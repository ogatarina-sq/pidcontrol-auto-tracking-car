==> flow/design.v <==
module adc_mean(
	input              CLK,
	input              RST,
	input      [15: 0] ADC1DAT,
	input      [15: 0] ADC2DAT,
	output     [15: 0] MEANDAT
);
reg  [15: 0] AdcDat1;
reg  [15: 0] AdcDat2;
reg  [15: 0] MeanDat1;
reg  [15: 0] MeanDat2;
reg  [31: 0] SumDat1;
reg  [31: 0] SumDat2;
reg  [15: 0] DatCnt;
assign MEANDAT      = (MeanDat1 > MeanDat2) ? MeanDat1 : MeanDat2;
always@(posedge CLK,posedge RST)begin
	if(RST)begin
		AdcDat1      <= 16'd0;
	end else if(ADC1DAT[15])begin
		AdcDat1      <= ~ADC1DAT +1;
	end else begin
		AdcDat1      <= ADC1DAT;
	end
end
always@(posedge CLK,posedge RST)begin
	if(RST)begin
		AdcDat2      <= 16'd0;
	end else if(ADC2DAT[15])begin
		AdcDat2      <= ~ADC2DAT +1;
	end else begin
		AdcDat2      <= ADC2DAT;
	end
end
always@(posedge CLK,posedge RST)begin
	if(RST)begin
		SumDat1     <= 32'd0;
		SumDat2     <= 32'd0;
		DatCnt      <= 16'd0;
		MeanDat1    <= 16'd0;
		MeanDat2    <= 16'd0;
	end else if(DatCnt == 16'd1023)begin
		DatCnt      <= 16'd0;
		SumDat1     <= 32'd0;
		SumDat2     <= 32'd0;
		MeanDat1    <= SumDat1[25:10];
		MeanDat2    <= SumDat2[25:10];
	end else begin
		DatCnt      <= DatCnt + 16'd1;
		SumDat1     <= SumDat1 + AdcDat1;
		SumDat2     <= SumDat2 + AdcDat2;
	end
end
endmodule
## Reports on adc_mean

What the tools print for adc_mean, step after step.
Line numbers count from 1 in the design file above.
Library cell names are shortened.
The mark - stands for no value.

| design | value |
|---|---|
| design top | adc_mean |
| clock port | CLK |
| cell library | sky130hd |
| corner | tt_025C_1v80 |

## Elaborated design

Yosys after proc, flatten, opt, wreduce and memory -nomap, before mapping. Enables and synchronous resets that opt folds into registers are not counted as muxes. Memory bits, and registers merged into a memory's read port (data or address), are not among the register bits. Print and check cells are not counted. Equal cells are merged and count once.

| bit counts | value |
|---|---|
| output and inout bits | 16 |
| cells after elaboration | 22 |
| flip-flop bits (word level) | 144 |
| bits of input ports | 34 |

| cells by class | value |
|---|---|
| bitwise logic cells | 2 |
| equality and inequality tests | 1 |
| $lt $le $gt $ge | 1 |
| mux-type cells | 6 |
| add/sub/neg operators | 5 |

Operators by type and width:

| kind | count |
|---|---|
| adder 32 x 16 -> 32 bit | 2 |
| two-way mux 32 bit | 2 |
| two-way mux 16 bit | 4 |
| adder 16 x 1 -> 16 bit (second input constant) | 3 |
| inverter 16 bit | 2 |
| == test 16 x 10 -> 1 bit (second input constant) | 1 |
| greater-than comparator 16 bit | 1 |

## Depth

Depth = most cells in a row (Yosys ltp): at word level without a register or memory, in the mapped netlist without a sequential cell, where the memories' decode and read muxes count.

| depth | value |
|---|---|
| word-level depth | 3 |
| ABC_AREA | 0 |
| gate-level depth with buffers | 10 |
| depth with buffers taken out | 8 |

## Mapped cells and area

The flow's flattened synthesis, as Yosys stat reports it; memories are mapped. The netlist is that of the ABC_AREA named above (0 if unset); the other value can give another one.
The area totals of this step are shown rounded.

| synthesis totals | value |
|---|---|
| buffer cells | 24 |
| area of sequential cells | 3,303 um2 |
| flip-flops | 132 |
| synthesis area | 7,600 um2 |
| cell count | 799 |

Cell types:

| cell type | count | area in all (um2) |
|---|---|---|
| dfrtp_1 | 132 | 3.3E+03 |
| ha_1 | 51 | 638.112 |
| nand2_1 | 122 | 457.939 |
| xnor2_1 | 48 | 420.403 |
| nor2_1 | 71 | 266.506 |
| o21ai_0 | 42 | 210.202 |
| mux2_2 | 16 | 180.173 |
| a21oi_1 | 34 | 170.163 |
| xor2_1 | 16 | 140.134 |
| nand3_1 | 26 | 130.125 |
| inv_1 | 29 | 108.854 |
| a21o_1 | 13 | 97.594 |
| nor3_1 | 18 | 90.086 |
| a211oi_1 | 11 | 82.579 |
| mux2i_1 | 8 | 80.077 |
| and2_1 | 11 | 68.816 |
| and3_1 | 11 | 68.816 |
| nand4_1 | 11 | 68.816 |

Other cell types: 44; their cells: 129.

## Worst setup path after synthesis

Source: OpenSTA report_checks on the synthesized netlist (no wires, ideal clock, input and output delay 20% of the period each), path of least setup slack; recovery checks are left aside. Register names are those of the netlist, which keeps one name where synthesis merged equal registers.

| timing post-synthesis | value |
|---|---|
| path type | reg-to-output |
| start point | reg MeanDat1[1] |
| end point | out MEANDAT[10] |
| clock period | 4.52 ns |
| stages on the path | 10 |
| path slack | 1.616 ns |
| arrival time | 2.000 ns |
| launch time at the first pin | 0.000 ns |
| path delay | 2.000 ns |
| data required time | 3.616 ns |
| buffers on the path | 2 |
| external output delay | 0.904 ns |
| synthesis period reached | 2.904 ns |

"path delay" is the arrival time less input delay plus setup time.
At an output port there is no setup time.
"stages on the path": output pins that drive a net of the path, with the launching flip-flop's if there is one; two outputs of one cell count as two.
"synthesis period reached" = period - worst setup slack (recovery checks aside). The figure is calculated, with input and output delays left at 20% of the set period.
The rows between start and end are the longest chain of elaborated cells between them; the timing report does not say that the signal goes this way. Where chains are equally long, one stands for them.
Each line given opens the expression or statement behind the cell; cells for indexed reads and writes are added by Yosys, which also makes memories of some case tables.

| on the way, post-synthesis | value |
|---|---|
| cells stage by stage | dfrtp_1 -> ha_1 -> nor2b_1 -> o211ai_1 -> a21oi_1 -> o31ai_1 -> a22o_1 -> buf_4 -> buf_6 -> mux2_2 |
| length of the longest elaborated chain | 2 |
| elaborated cells on any way between the ends | 2 |
| RTL lines with such cells | 1 |
| classes of those cells | 1 x compare; 1 x mux |

RTL lines, path post-synthesis:

| item | line | RTL |
|---|---|---|
| start, declared | 10 | `reg  [15: 0] MeanDat1;` |
| start, assigned | 39 | `MeanDat1 <= 16'd0;` |
| start, assigned | 45 | `MeanDat1 <= SumDat1[25:10];` |
| greater-than comparator 16 bit | 15 | `assign MEANDAT      = (MeanDat1 > MeanDat2) ? MeanDat1 : MeanDat2;` |
| two-way mux 16 bit | 15 |  |
| end, declared | 6 | `output [15: 0] MEANDAT` |

## Timing after layout

Path of least setup slack in the final report of flow run 1 (OpenROAD, finished layout, wires in). Where an end is a register, its clock arrival counts in the times.

| timing post-layout | value |
|---|---|
| path type | reg-to-output |
| start point | reg MeanDat1[1] |
| end point | out MEANDAT[1] |
| clock period | 3.71 ns |
| stages on the path | 11 |
| launch time at the first pin | 0.42 ns |
| external output delay | 0.74 ns |
| path slack | 0.11 ns |
| arrival time | 2.85 ns |
| data required time | 2.97 ns |
| buffers on the path | 3 |

The rows between start and end are the longest chain of elaborated cells between them; the timing report does not say that the signal goes this way. Where chains are equally long, one stands for them.

| on the way, post-layout | value |
|---|---|
| cells stage by stage | dfrtp_1 -> ha_1 -> nor2b_1 -> o211ai_1 -> a21oi_1 -> o31ai_1 -> a22o_1 -> buf_4 -> buf_4 -> mux2_2 -> dlygate4sd2_1 |
| length of the longest elaborated chain | 2 |
| elaborated cells on any way between the ends | 2 |
| RTL lines with such cells | 1 |
| classes of those cells | 1 x compare; 1 x mux |

RTL lines, path post-layout:

| item | line | RTL |
|---|---|---|
| start, declared | 10 | `reg  [15: 0] MeanDat1;` |
| start, assigned | 39 | `MeanDat1 <= 16'd0;` |
| start, assigned | 45 | `MeanDat1 <= SumDat1[25:10];` |
| greater-than comparator 16 bit | 15 | `assign MEANDAT      = (MeanDat1 > MeanDat2) ? MeanDat1 : MeanDat2;` |
| two-way mux 16 bit | 15 |  |
| end, declared | 6 | `output [15: 0] MEANDAT` |

Lab notebook: adc_mean

Design adc_mean on sky130hd. What follows are 2 stored runs of the flow, each under its own settings; their order means nothing. The constraints put input and output delay at 20% of the set period each and load the outputs with 0.01 pF.
"achieved period" is the run's clock period less its worst setup slack. It is reckoned from that one timing run; input and output delays stay at 20% of the period that was set.
By "allowed time less slack (worst setup path)" is meant the share of the clock period that the worst setup path is allowed (20% is reserved at inputs, 20% at outputs), minus its slack. Clock arrival times at its registers enter into it.
"overall power" rests on the timing tool's default activity at the inputs, not on a simulated workload.
Measured values are rounded.
Settings: -- = not set for that run.
Results: -- = not shown.

| name | flow run 1 | flow run 2 |
|---|---|---|
| period_ns | 3.71 | 3.2 |
| CORE_UTILIZATION | 42 | 72 |
| SETUP_SLACK_MARGIN | 0.11 | 0.8 |
| PLACE_DENSITY_LB_ADDON | 0.1 | 0.11 |
| CTS_CLUSTER_SIZE | 76 | -- |
| CTS_CLUSTER_DIAMETER | 25 | 386 |
| MIN_ROUTING_LAYER | met2 | met1 |
| CAP_MARGIN | 20 | 20 |
| CORE_MARGIN | 2 | 10 |
| SLEW_MARGIN | 20 | 20 |
| CELL_PAD_IN_SITES_GLOBAL_PLACEMENT | -- | 2 |
| CELL_PAD_IN_SITES_DETAIL_PLACEMENT | -- | 1 |
| GPL_ROUTABILITY_DRIVEN | -- | 1 |
| MAX_ROUTING_LAYER | -- | met5 |
| area of the synthesized netlist (um2) | 7,600 | -- |
| die area (um2) | 19,190 | -- |
| standard-cell area of the final layout (um2) | 8,872 | -- |
| utilization in the final report (%) | 49.7 | -- |
| smallest setup slack (ns) | 0.114 | -- |
| post-route setup TNS (ns) | 0.000 | -- |
| worst hold slack after layout (ns) | 0.474 | -- |
| overall power (W) | 0.005764 | -- |
| achieved period (ns) | 3.596 | -- |
| allowed time less slack (worst setup path) (ns) | 2.85 | -- |
| class of the worst setup path | reg-to-output | -- |

Flow run 2: unfinished; error FLW-0024 in placement
